==> flow/design.v <==
module fifo_queue ( 
  input logic clk, 
  input logic nrst,
  input logic write, 
  input logic read,
  input logic[31:0] wdata,
  output logic[31:0] rdata,
  output logic full,
  output logic empty
 );
  logic[5:0] fifo_cnt; 
  logic[31:0] fifo_mem [63:0] ;  
  logic [5:0] rd_ptr;
  logic [5:0] wr_ptr;
  always_comb begin
    full = (fifo_cnt == 'd64);
    empty = (fifo_cnt == 'd0);
  end
  always @(posedge clk, negedge nrst) begin
    if(!nrst)
      fifo_cnt <= 'd0;
    else if(!full && write && !read)
      fifo_cnt <= fifo_cnt + 1'b1;
    else if(!empty && read && !write)
      fifo_cnt <= fifo_cnt - 1'b1;
    else
      fifo_cnt <= fifo_cnt;
  end
  always @(posedge clk, negedge nrst) begin
    if(!nrst) begin
      rd_ptr <= 'd0;
      wr_ptr <= 'd0;
      rdata <= 'hdead;
    end
    else if(!read && write) begin
      fifo_mem[wr_ptr] <= wdata;
      wr_ptr <= wr_ptr + 1'b1;
    end
    else if(!write && read) begin
      rdata <= fifo_mem[rd_ptr];
      rd_ptr <= rd_ptr + 1'b1;
    end
    else if (read && write) begin
      fifo_mem[wr_ptr] <= wdata;
      rdata <= fifo_mem[rd_ptr];
      rd_ptr	<= rd_ptr + 1;
      wr_ptr	<= wr_ptr + 1;
    end
    else begin
      rd_ptr <= rd_ptr;
      wr_ptr <= wr_ptr;
      rdata <= 'hdead;
    end
  end
endmodule
Step by step through the tools: fifo_queue. The steps from the RTL of fifo_queue to its reports follow in flow order. Lines are those of the file above, counted from 1. Operators carry their Yosys type and port widths (W data, S select, Z words). Library cell names are shortened. A cell with - has no value.

Top: fifo_queue. Clock input: clk. Cell library: sky130hd. Library corner: tt_025C_1v80.

Elaborated design. Source: Yosys, flattened and elaborated. Widths are those after wreduce. Registers that Yosys merges into a memory's read port (data or address) are not register bits. Print and check cells do not count.

Under eq/ne operators stands 127. The entry for reduce/logical cells reads 17. The figure for mux-type cells is 266. The entry for add/subtract/negate cells reads 6. Under bitwise operators stands 1.

Operators by type and width (count): $mux W32 (258); $pmux W32 S64 (1); $eq A6 B6 Y1 const B (64); $eq A6 B5 Y1 const B (32); $eq A6 B4 Y1 const B (16); $eq A6 B3 Y1 const B (8); $mux W6 (7); $add A6 B1 Y6 const B (5); $eq A6 B2 Y1 const B (4); $logic_not A6 Y1 (3); $eq A6 B1 Y1 const B (2); $reduce_bool A2 Y1 (3); $sub A6 B1 Y6 const B (1); $logic_and A1 B1 Y1 (5); $reduce_and A2 Y1 (2); $logic_not A1 Y1 (3); $reduce_and A3 Y1 (1); $ne A2 B2 Y1 const B (1); $not A1 Y1 (1).

The figure for elaborated cells is 485. For bits of input ports the number is 36. Register bits after elaboration: 2098. The entry for output and inout bits reads 34.

Longest topological paths. Depth = most cells in a row (Yosys ltp): at word level without a register or memory, in the mapped netlist without a sequential cell, where the memories' decode and read muxes count.

The entry for word-level depth reads 6. For ABC_AREA the number is 0. The entry for gate-level depth with buffers reads 13. For mapped depth without buffers the number is 10.

Mapped cells and area. The flow's flattened synthesis, as Yosys stat reports it; memories are mapped. The netlist is that of the ABC_AREA named above (0 if unset); the other value can give another one.

Cells by type: edfxtp_1 (count 2048, area in all 6.15E+04 um^2); a22oi_1 (count 746, area in all 5.6E+03 um^2); and3_1 (count 202, area in all 1.26E+03 um^2); dfrtp_1 (count 39, area in all 975.936 um^2); nand4_1 (count 120, area in all 750.72 um^2); nand3_1 (count 121, area in all 605.581 um^2); nand2_1 (count 159, area in all 596.822 um^2); clkbuf_1 (count 154, area in all 578.054 um^2); nor2_1 (count 150, area in all 563.04 um^2); a2111oi_0 (count 63, area in all 551.779 um^2); a22o_1 (count 38, area in all 332.819 um^2); nor4_1 (count 48, area in all 300.288 um^2); dfstp_2 (count 11, area in all 289.027 um^2); a221oi_1 (count 32, area in all 280.269 um^2); buf_2 (count 50, area in all 250.24 um^2); o21ai_0 (count 39, area in all 195.187 um^2); nor3_1 (count 34, area in all 170.163 um^2); ha_1 (count 12, area in all 150.144 um^2).

Other cell types: 60; their cells: 289.

Under flip-flops stands 2098. Synthesis area: 0.077174 mm^2. Under sequential area stands 0.0627639 mm^2. Under cells in the netlist stands 4355.

Timing after synthesis. Path of least setup slack by OpenSTA after synthesis, without wires, with an ideal clock, recovery checks aside; 20% of the period is set as input and as output delay. Where synthesis merged equal registers, the netlist keeps one of their names.

Path kind: in2reg. From: input port write. To: register fifo_mem[22][0]. The figure for arrival is 2.981 ns. Delay of the path: 2.586 ns. The entry for period reads 4.08 ns. For path slack the number is 0.678 ns. Under external input delay stands 0.816 ns. Stages on the path: 4. Library setup time: 0.421 ns. Under synthesis period reached stands 3.402 ns.

"delay of the path" = arrival - input delay + setup time. "stages on the path" counts driving pins, that of a launching flip-flop among them; a cell with two outputs on the path counts twice. "synthesis period reached" is the clock period less the worst setup slack; recovery checks do not enter. This is arithmetic on one report: input and output delays are still those of the set period (20% each). Between the ends stands the longest chain of elaborated cells between them, by number of cells; it is not shown to be the way that was timed. Of several equally long chains one is given. A line is the first line of the expression or statement that the cell stems from. Yosys adds cells for indexed reads and writes and turns some case tables into memories. Only ways into the end's enable, where the timed path ends, are counted here.

Cells stage by stage: buf_1 nand4b_1 clkbuf_1 nor2_1. Under cells in the longest elaborated chain stands 4. Under elaborated cells between the ends (all ways) stands 7. Classes of those cells: eq/ne: 1; reduce/logical: 6.

RTL lines, path post-synthesis: start, declared (RTL line 4) `input logic write,`; $logic_not A1 Y1 (RTL line 39) `else if(!write && read) begin`; $logic_and A1 B1 Y1 (RTL line 39); $ne A2 B2 Y1; $reduce_and A3 Y1; end, assigned (RTL line 36) `fifo_mem[wr_ptr] <= wdata;`; end, assigned (RTL line 44) `fifo_mem[wr_ptr] <= wdata;`; end, declared (RTL line 12) `logic[31:0] fifo_mem [63:0] ;`.

Worst path after layout. Path of least setup slack in the final report of record 1 (OpenROAD, finished layout, wires in). Where an end is a register, its clock arrival counts in the times.

Path kind: reg2reg. From: register rd_ptr[5]. To: register rdata[27]. For path slack the number is 1.46 ns. The figure for arrival is 5.18 ns. The entry for period reads 5.87 ns. Library setup time: 0.11 ns. Stages on the path: 11.

Between the ends stands the longest chain of elaborated cells between them, by number of cells; it is not shown to be the way that was timed. Of several equally long chains one is given. A register here has more assigning lines than the two given.

Cells stage by stage: dfrtp_2 buf_4 or2_1 buf_4 nor2_4 buf_4 a2111oi_0 nand3_1 nor4_1 and4_1 o21ai_1. Under cells in the longest elaborated chain stands 4. Under elaborated cells between the ends (all ways) stands 67. Classes of those cells: eq/ne: 63; mux: 3; reduce/logical: 1.

RTL lines, path after layout: start, declared (RTL line 13) `logic [5:0] rd_ptr;`; start, assigned (RTL line 41) `rd_ptr <= rd_ptr + 1'b1;`; start, assigned (RTL line 46) `rd_ptr <= rd_ptr + 1;`; $eq A6 B6 Y1 (RTL line 45) `rdata <= fifo_mem[rd_ptr];`; $pmux W32 S64 (RTL line 45); $mux W32 (RTL line 43) `else if (read && write) begin`; $mux W32 (RTL line 39) `else if(!write && read) begin`; end, assigned (RTL line 40) `rdata <= fifo_mem[rd_ptr];`; end, assigned (RTL line 45); end, declared (RTL line 7) `output logic[31:0] rdata,`.

==> results <==
Flow measurements of fifo_queue on sky130hd: 2 stored runs with different settings, listed in no order. Input and output delays are each 20% of the period that was set; the output load is 0.01 pF. By "period reached" is meant the clock period of the run minus its worst setup slack. This is arithmetic on one report: input and output delays are still those of the set period (20% each). "time on the worst setup path" is the time allowed to the run's worst setup path (the clock period less input and output delay, where it has them) less its slack. Clock arrival times count: a late capture clock shortens it, a late launch clock lengthens it. "power consumption" rests on the timing tool's default activity at the inputs, not on a simulated workload.

Record 1 has these settings: period_ns 5.87; CORE_UTILIZATION 19; SETUP_SLACK_MARGIN 0.14; PLACE_DENSITY_LB_ADDON 0.29; HOLD_SLACK_MARGIN 0.03; CORE_MARGIN 6; CELL_PAD_IN_SITES_DETAIL_PLACEMENT 0; CAP_MARGIN 35; MAX_ROUTING_LAYER met5; SLEW_MARGIN 20. The power consumption stands at 37.887 mW. The time on the worst setup path stands at 4.41 ns. Kind of the worst setup path: reg2reg. The period reached comes to 4.411 ns. The die outline area reads 0.421616 mm^2. For the worst setup slack after layout the run shows 1.459 ns. The final utilization comes to 0.234. The cell area after synthesis is 0.077174 mm^2. The measured standard-cell area after layout is 0.0942779 mm^2.

Record 2 has these settings: period_ns 3.43; CAP_MARGIN 20; CORE_MARGIN 2; CORE_UTILIZATION 40; SLEW_MARGIN 20. The power consumption stands at 65.336 mW. The time on the worst setup path stands at 3.46 ns. Kind of the worst setup path: reg2reg. The period reached comes to 3.462 ns. The die outline area reads 0.196466 mm^2. For the worst setup slack after layout the run shows -0.032 ns. The final utilization comes to 0.481. The cell area after synthesis is 0.077174 mm^2. The measured standard-cell area after layout is 0.0924524 mm^2.
